==> flow/design.v <==
module PmodDA4_Control (
  input clk,
  input rst,
  input [11:0] value,  
  output reg SYNC,     
  output DATA,         
  output SCLK          
);
localparam stIDLE = 3'd0,
           stINIT_irv = 3'd1,
           stTRAN_irv = 3'd2,
           stINIT = 3'd3,
           stTRAN = 3'd4;
wire [31:0] temp;
reg [2:0] state;
reg [4:0] index;
assign temp = ((state == stINIT_irv) || (state == stTRAN_irv)) ? {8'h8, 24'h1} : {12'h3F, value, 8'h0};
assign DATA = temp[index];
assign SCLK = clk;
always @(negedge clk) begin
  if (rst) begin
    state <= stIDLE;
    index <= 5'd31;
    SYNC <= 1'b0;
  end else begin
    case (state)
      stIDLE: begin
        state <= stINIT_irv;
        index <= 5'd31;
        SYNC <= 1'b1;
      end
      stINIT_irv: begin
        state <= stTRAN_irv;
        index <= 5'd31;
        SYNC <= 1'b0;
      end
      stTRAN_irv: begin
        state <= (index == 0) ? stINIT : stTRAN_irv;
        index <= index - 1'b1;
        SYNC <= (index == 0) ? 1'b1 : 1'b0;
      end
      stINIT: begin
        state <= stTRAN;
        index <= 5'd31;
        SYNC <= 1'b0;
      end
      stTRAN: begin
        state <= (index == 0) ? stINIT : stTRAN;
        index <= index - 1'b1;
        SYNC <= (index == 0) ? 1'b1 : 1'b0;
      end
      default: begin
        state <= stIDLE;
        index <= 5'd31;
        SYNC <= 1'b1;
      end 
    endcase
  end
end
endmodule
## From RTL to reports: PmodDA4_Control

What the tools print for PmodDA4_Control, step after step.
Lines are those of the file above, counted from 1.
Operators carry their Yosys type and port widths (W data, S select, Z words).
Cell names lack the library's common part.
The mark n/a stands for no value.

| design | value |
|---|---|
| top module | PmodDA4_Control |
| clock input | clk |
| library | sky130hd |
| library corner | tt_025C_1v80 |

## After elaboration

Source: Yosys, flattened and elaborated, memories not mapped. Widths are those after wreduce. Registers that Yosys merges into a memory's read port (data or address) are not register bits. Print and check cells do not count.

| word-level totals | value |
|---|---|
| bits in registers | 9 |
| output and inout bits | 3 |
| bits of input ports | 14 |
| cells after elaboration | 22 |

| operators by class | value |
|---|---|
| bitwise logic cells | 1 |
| mux-type cells | 6 |
| reductions and logical operators | 6 |
| equality and inequality tests | 4 |
| $add $sub $neg | 1 |
| shifts and indexed selects | 1 |

Operators by type and width:

| kind | number |
|---|---|
| $shiftx A32 B5 Y1 | 1 |
| $mux W28 | 1 |
| $pmux W3 S5 | 1 |
| $reduce_or A2 Y1 | 3 |
| $eq A3 B2 Y1 const B | 2 |
| $sub A5 B1 Y5 const B | 1 |
| $logic_not A5 Y1 | 1 |
| $eq A3 B1 Y1 const B | 1 |
| $eq A3 B3 Y1 const B | 1 |
| $logic_not A3 Y1 | 1 |
| $mux W3 | 1 |
| $pmux W1 S2 | 1 |
| $mux W1 | 2 |
| $logic_or A1 B1 Y1 | 1 |
| $not A1 Y1 | 1 |

## Depth

Longest topological path by Yosys (ltp), each cell counted once; first at word level (registers and memories cut), then after technology mapping (sequential cells cut; the memories' decode and read muxes count).

| depth | value |
|---|---|
| word-level depth | 4 |
| ABC_AREA | 0 |
| depth in mapped cells | 6 |
| depth with buffers taken out | 5 |

## After synthesis

Source: synth_stat.txt of the flow (Yosys; design flattened, memories mapped). It holds for the ABC_AREA given above (unset counts as 0); a run with the other value may have another netlist.
Totals and module areas in this step are rounded.

Cell types:

| type | number | total area (um^2) |
|---|---|---|
| dfxtp_1 | 11 | 220.211 |
| mux4_2 | 2 | 45.043 |
| nor2_1 | 9 | 33.782 |
| mux4_1 | 1 | 26.275 |
| ha_1 | 2 | 25.024 |
| inv_1 | 5 | 18.768 |
| nand2_1 | 5 | 18.768 |
| xnor2_1 | 2 | 17.517 |
| a21oi_1 | 3 | 15.014 |
| nor3_1 | 3 | 15.014 |
| buf_6 | 1 | 11.261 |
| mux2_2 | 1 | 11.261 |
| clkdlybuf4s18_2 | 1 | 10.01 |
| o311a_1 | 1 | 10.01 |
| a2bb2oi_1 | 1 | 8.758 |
| a311oi_1 | 1 | 8.758 |
| o41ai_1 | 1 | 8.758 |
| buf_4 | 1 | 7.507 |

Not listed: further types 7, cells in them 7.

| synthesis totals | value |
|---|---|
| chip area (Yosys) | 553 um^2 |
| flip-flops | 11 |
| cells in the netlist | 58 |
| buffer cells | 4 |
| area of sequential cells | 220 um^2 |

Ticket comment

Settings and measured results of 2 stored flow runs for module PmodDA4_Control (sky130hd), not sorted in any way. The constraints put input and output delay at 20% of the set period each and load the outputs with 0.01 pF.
By "total power after layout" is meant OpenSTA's value without simulated activity: inputs other than the clock are taken to toggle once in ten clock periods, and the tool carries that through the logic.
Values from the reports are rounded here.

#### Run 1

| setting | value |
|---|---|
| period_ns | `3.69` |
| CORE_UTILIZATION | `61` |
| SETUP_SLACK_MARGIN | `-0.26` |
| PLACE_DENSITY | `0.46` |
| CORE_ASPECT_RATIO | `1.19` |
| CORE_MARGIN | `7` |
| CTS_CLUSTER_DIAMETER | `392` |
| CAP_MARGIN | `30` |
| MAX_ROUTING_LAYER | `met4` |
| SLEW_MARGIN | `20` |

Not finished: floorplanning ended with error PDN-0185.

#### Run 2

| setting | value |
|---|---|
| period_ns | `5.44` |
| CORE_UTILIZATION | `37` |
| SETUP_SLACK_MARGIN | `1.35` |
| PLACE_DENSITY | `0.55` |
| CORE_MARGIN | `2` |
| CELL_PAD_IN_SITES_DETAIL_PLACEMENT | `0` |
| TNS_END_PERCENT | `15` |
| ABC_AREA | `0` |
| GPL_ROUTABILITY_DRIVEN | `0` |
| CTS_CLUSTER_SIZE | `59` |
| CAP_MARGIN | `30` |
| SLEW_MARGIN | `0` |

| result | value |
|---|---|
| total power after layout | 0.274 mW |
| full die area | 1820 um^2 |
| setup slack of the worst path | -214 ps |
| standard-cell area after layout | 871 um^2 |
| netlist area reported by Yosys | 553 um^2 |
| lowest hold slack | 460 ps |
